==> flow/design.v <==
`timescale 1ns / 1ps
module crossy_top(
  input clk,
  input reset,
  input btn_left,
  input btn_right,
  input btn_up,
  output reg [2:0] row1,
  output reg [2:0] row2,
  output reg [2:0] row3
);
  reg [2:0] pos;
  reg [2:0] next_pos;
  reg move;
  reg game_end = 0;  
  reg [2:0] new_row [15:0];
  integer new_row_num = 0;
  reg btn_up_prev;
  reg btn_left_prev;
  reg btn_right_prev;
  wire btn_up_rising = btn_up & ~btn_up_prev;
  wire btn_left_rising = btn_left & ~btn_left_prev;
  wire btn_right_rising = btn_right & ~btn_right_prev;
  initial begin
    pos = 3'b010;
    row1 = 3'b010;
    row2 = 3'b000;
    row3 = pos;
    game_end <= 0;
    new_row_num <= 0;
    move = 0;
    next_pos = 3'b000;
    new_row[0] = 3'b100;
    new_row[1] = 3'b010;
    new_row[2] = 3'b010;
    new_row[3] = 3'b001;
    new_row[4] = 3'b010;
    new_row[5] = 3'b001;
    new_row[6] = 3'b100;
    new_row[7] = 3'b100;
    new_row[8] = 3'b110;
    new_row[9] = 3'b011;
    new_row[10] = 3'b001;
    new_row[11] = 3'b101;
    new_row[12] = 3'b110;
    new_row[13] = 3'b001;
    new_row[14] = 3'b101;
    new_row[15] = 3'b110;
  end
  always @(posedge clk) begin
    btn_left_prev <= btn_left;
    btn_right_prev <= btn_right;
    btn_up_prev <= btn_up;
    if (reset) begin
      pos <= 3'b010;
      row1 <= 3'b010;
      row2 <= 3'b000;
      row3 <= pos;
      btn_left_prev <= 0;
      btn_right_prev <= 0;
      btn_up_prev <= 0;
      game_end <= 0;
      new_row_num <= 0;
      move = 0;
      next_pos = 3'b000;
    end
    else if (!game_end) begin
      move = 0;
      next_pos = 3'b000;  
      if (btn_left_rising) begin
        next_pos = (pos == 3'b100) ? 3'b001 : (pos << 1);
        move = 1;
      end
      else if (btn_right_rising) begin
        next_pos = (pos == 3'b001) ? 3'b100 : (pos >> 1);
        move = 1;
      end
      else if (btn_up_rising) begin
        next_pos = pos;
        move = 1;
      end
      if (move) begin
        move = 0;  
        if (|(next_pos & row2)) begin
          game_end <= 1;
          row1 <= 3'b111;
          row2 <= 3'b111;
          row3 <= 3'b111;
        end else begin
          pos = next_pos;
          row3 = pos;
          row2 = row1;
          row1 = new_row[new_row_num];
          new_row_num = (new_row_num == 15) ? 0 : new_row_num + 1;
        end  
      end  
    end  
  end  
endmodule
-- Tool chain data of crossy_top
What the tools print for crossy_top, step after step.
Line numbers count from 1 in the design file above.
A cell with -- has no value.
- top module: crossy_top
- clock: clk
- cell library: sky130hd
- library corner: tt_025C_1v80

-- Elaborated design
Yosys after proc, flatten, opt, wreduce and memory -nomap, before mapping. Memory bits, and registers merged into a memory's read port (data or address), are not among the register bits. Print and check cells are not counted. Equal cells are merged and count once.
Memory sizes are those after Yosys's memory passes, which may raise the word count (mostly to a power of two), join words into wider ones and drop unused or constant bits.
- ROM bits: 48
- output and inout bits: 9
- noted memories kept: 1
- noted elaborated cells: 51
- noted bits of input ports: 5
- noted flip-flop bits (word level): 48
- memory list (memory ; words ; bits a word ; read ports ; wr ports ; RTL line ; text):
    new_row ; 16 ; 3 ; 1 ; 0 ; 16 ; reg [2:0] new_row [15:0];
- equality and inequality tests: 4
- reductions and logical operators: 5
- multiplexer cells: 22
- $add $sub $neg: 1
- noted bitwise gates (word level): 9
- operator list (kind ; count):
    two-way mux 3 bit ; 13
    adder 32 x 2 -> 32 bit with constant B ; 1
    equality test 32 x 5 -> 1 bit with constant B ; 1
    two-way mux 32 bit ; 1
    two-way mux 1 bit ; 8
    NOT 1 bit ; 5
    AND reduction 2 bit ; 2
    bitwise AND 1 bit ; 3
    equality test 3 x 1 -> 1 bit with constant B ; 1
    equality test 3 bit with constant B ; 1
    bitwise AND 3 bit ; 1
    AND reduction 3 bit ; 1
    OR reduction 3 bit ; 1
    != test 2 bit with constant B ; 1
    nonzero test 2 bit ; 1

-- Logic depth
Longest topological path by Yosys (ltp), each cell counted once; first at word level (registers and memories cut), then after technology mapping (sequential cells cut; the memories' decode and read muxes count).
- noted word-level depth: 13
- ABC_AREA: 0
- noted depth in mapped cells: 10
- depth with buffers taken out: 8

-- Netlist
The flow's flattened synthesis, as Yosys stat reports it; memories are mapped. The netlist is that of the ABC_AREA named above (0 if unset); the other value can give another one.
- mapped flip-flops at 48
- cells in the netlist: 314
- noted chip area (Yosys): 2600.0 um^2
- sequential area at 991.0 um^2
- buffer cells: 18
- cells by type (type ; count ; total area (um^2)):
    sky130_fd_sc_hd__dfxtp_1 ; 45 ; 900.864
    sky130_fd_sc_hd__a21oi_1 ; 25 ; 125.12
    sky130_fd_sc_hd__nor2_1 ; 29 ; 108.854
    sky130_fd_sc_hd__nor4_1 ; 16 ; 100.096
    sky130_fd_sc_hd__edfxtp_1 ; 3 ; 90.086
    sky130_fd_sc_hd__o21ai_0 ; 17 ; 85.082
    sky130_fd_sc_hd__nand4_1 ; 13 ; 81.328
    sky130_fd_sc_hd__or3_1 ; 13 ; 81.328
    sky130_fd_sc_hd__nand3_1 ; 16 ; 80.077
    sky130_fd_sc_hd__nand2_1 ; 18 ; 67.565
    sky130_fd_sc_hd__ha_1 ; 5 ; 62.56
    sky130_fd_sc_hd__xnor2_1 ; 7 ; 61.309
    sky130_fd_sc_hd__mux2i_1 ; 6 ; 60.058
    sky130_fd_sc_hd__nor3_1 ; 11 ; 55.053
    sky130_fd_sc_hd__o31ai_1 ; 7 ; 52.55
    sky130_fd_sc_hd__or4_1 ; 7 ; 52.55
    sky130_fd_sc_hd__inv_1 ; 11 ; 41.29
    sky130_fd_sc_hd__o22ai_1 ; 6 ; 37.536
Other cell types: 32; their cells: 59.

-- Worst setup path after synthesis
Source: OpenSTA report_checks on the synthesized netlist (no wires, ideal clock, input and output delay 20% of the period each), path of least setup slack; recovery checks are left aside. Register names are those of the netlist, which keeps one name where synthesis merged equal registers.
- path kind: reg2reg
- start: reg new_row_num[0]
- end: reg new_row_num[22]
- noted clock period: 2.3 ns
- noted delay of the path: 2.307 ns
- stages at 8
- noted setup time: 0.080 ns
- setup slack: -0.007 ns
- required time: 2.220 ns
- path buffers: 1
- launch time at the first pin at 0.000 ns
- arrival time at 2.227 ns
- noted synthesis period reached: 2.307 ns
"delay of the path" = arrival - input delay + setup time.
"stages" counts driving pins, that of a launching flip-flop among them; a cell with two outputs on the path counts twice.
"synthesis period reached" = period - worst setup slack (recovery checks aside). The figure is calculated, with input and output delays left at 20% of the set period.
Between the ends stands the longest chain of elaborated cells between them, by number of cells; it is not shown to be the way that was timed. Of several equally long chains one is given.
Each line given opens the expression or statement behind the cell; cells for indexed reads and writes are added by Yosys, which also makes memories of some case tables.
- path through: sky130_fd_sc_hd__dfxtp_1 -> sky130_fd_sc_hd__ha_1 -> sky130_fd_sc_hd__nand3_1 -> sky130_fd_sc_hd__nor4_1 -> sky130_fd_sc_hd__and4_1 -> sky130_fd_sc_hd__clkbuf_1 -> sky130_fd_sc_hd__mux2_2 -> sky130_fd_sc_hd__nor3b_1
- length of the longest elaborated chain: 2
- elaborated cells between the ends (all ways) at 3
- noted source lines of those cells: 1
- classes of those cells: add/sub (1); eq/ne (1); mux (1)
- RTL lines, path post-synthesis (item ; RTL line ; text):
    from (decl) ; 17 ; integer new_row_num = 0;
    from (assign) ; 63 ; new_row_num <= 0;
    from (assign) ; 94 ; new_row_num = (new_row_num == 15) ? 0 : new_row_num + 1;
    adder 32 x 2 -> 32 bit ; 94 ;
    two-way mux 32 bit ; 94 ;
    to (assign) ; 63 ;
    to (assign) ; 94 ;
    to (decl) ; 17 ;

-- Worst path after layout
From the final timing report of run 1: the path of least setup slack in the routed layout; clock arrival at registers is part of the times.
- path kind: in2reg
- start: in btn_left
- end: reg pos[1]
- arrival time at 3.47 ns
- stages at 7
- noted clock period: 4.38 ns
- setup slack: 1.11 ns
- required time: 4.58 ns
- noted external input delay: 0.88 ns
- path buffers: 1
- noted setup time: 0.10 ns
- launch time at the first pin at 0.88 ns
Between the ends stands the longest chain of elaborated cells between them, by number of cells; it is not shown to be the way that was timed. Of several equally long chains one is given.
- path through: sky130_fd_sc_hd__clkdlybuf4s50_1 -> sky130_fd_sc_hd__nand2b_1 -> sky130_fd_sc_hd__a31oi_2 -> sky130_fd_sc_hd__o21ai_0 -> sky130_fd_sc_hd__nor3_1 -> sky130_fd_sc_hd__nor2_1 -> sky130_fd_sc_hd__a211o_1
- length of the longest elaborated chain: 8
- elaborated cells between the ends (all ways) at 11
- noted source lines of those cells: 5
- classes of those cells: mux (6); logic (3); reduce/logical (2)
- RTL lines, path post-layout (item ; RTL line ; text):
    from (decl) ; 5 ; input btn_left,
    bitwise AND 1 bit ; 22 ; wire btn_left_rising = btn_left & ~btn_left_prev;
    two-way mux 3 bit ; 70 ; if (btn_left_rising) begin
    two-way mux 3 bit ; 67 ; else if (!game_end) begin
    two-way mux 3 bit ; 54 ; if (reset) begin
    bitwise AND 3 bit ; 84 ; if (|(next_pos & row2)) begin
    OR reduction 3 bit ; 84 ;
    NOT 1 bit ; -- ;
    AND reduction 3 bit ; -- ;
    to (assign) ; 55 ; pos <= 3'b010;
    to (assign) ; 90 ; pos = next_pos;
    to (decl) ; 12 ; reg [2:0] pos;

## Implementation results

Settings and measured results of 2 stored flow runs for module crossy_top (sky130hd), not sorted in any way. The constraints put input and output delay at 20% of the set period each and load the outputs with 0.01 pF.
"period achieved" means the clock period less the worst setup slack. The figure is calculated, with input and output delays left at 20% of the set period.
By "total power of the final layout" is meant OpenSTA's value without simulated activity: inputs other than the clock are taken to toggle once in ten clock periods, and the tool carries that through the logic.

Run 1

==> flow/run.sh <==
#!/bin/bash
# the make line also repeats the synthesis and layout settings of config.mk as NAME=value (left out here)
make -C /OpenROAD-flow-scripts/flow DESIGN_CONFIG=/design/flow/config.mk WORK_HOME=/design/flow/orfs CLKGATE_MAP_FILE= finish
==> flow/config.mk <==
export PLATFORM = sky130hd
export DESIGN_NAME = crossy_top
export DESIGN_NICKNAME = crossy_top
export VERILOG_FILES = /design/flow/design.v
export SDC_FILE = /design/flow/constraint.sdc
export NUM_CORES = 4
export LEC_CHECK = 0
export CAP_MARGIN = 20
export CORE_MARGIN = 4
export CORE_UTILIZATION = 39
export CTS_CLUSTER_DIAMETER = 205
export GPL_TIMING_DRIVEN = 0
export HOLD_SLACK_MARGIN = -0.04
export MIN_ROUTING_LAYER = met2
export PLACE_DENSITY = 0.36
export SETUP_SLACK_MARGIN = 0.3
export SLEW_MARGIN = 20
export TNS_END_PERCENT = 50
==> flow/constraint.sdc <==
create_clock -name core_clock -period 4.38 [get_ports {clk}]
set_input_delay 0.8760 -clock core_clock [delete_from_list [all_inputs] [get_ports {clk}]]
set_output_delay 0.8760 -clock core_clock [all_outputs]
set_load 0.01 [all_outputs]

Measured in run 1:
- noted the synthesis area: 2600.0 um^2
- total power of the final layout: 1.236 mW
- noted the die area: 8037.1 um^2
- utilization in the final report: 0.455
- period achieved at 3.275 ns
- smallest hold slack: 0.498 ns
- summed negative setup slack at 0.000 ns
- worst slack on setup checks: 1.105 ns

Run 2

==> flow/run.sh <==
#!/bin/bash
# the make line also repeats the synthesis and layout settings of config.mk as NAME=value (left out here)
make -C /OpenROAD-flow-scripts/flow DESIGN_CONFIG=/design/flow/config.mk WORK_HOME=/design/flow/orfs CLKGATE_MAP_FILE= finish
==> flow/config.mk <==
export PLATFORM = sky130hd
export DESIGN_NAME = crossy_top
export DESIGN_NICKNAME = crossy_top
export VERILOG_FILES = /design/flow/design.v
export SDC_FILE = /design/flow/constraint.sdc
export NUM_CORES = 4
export LEC_CHECK = 0
export CAP_MARGIN = 5
export CELL_PAD_IN_SITES_GLOBAL_PLACEMENT = 2
export CORE_ASPECT_RATIO = 0.86
export CORE_MARGIN = 10
export CORE_UTILIZATION = 58
export GPL_TIMING_DRIVEN = 1
export HOLD_SLACK_MARGIN = 0.01
export MIN_ROUTING_LAYER = met1
export PLACE_DENSITY = 0.37
export SLEW_MARGIN = 10
==> flow/constraint.sdc <==
create_clock -name core_clock -period 4.06 [get_ports {clk}]
set_input_delay 0.8120 -clock core_clock [delete_from_list [all_inputs] [get_ports {clk}]]
set_output_delay 0.8120 -clock core_clock [all_outputs]
set_load 0.01 [all_outputs]

Run 2: no results, placement failed with GPL-0301.
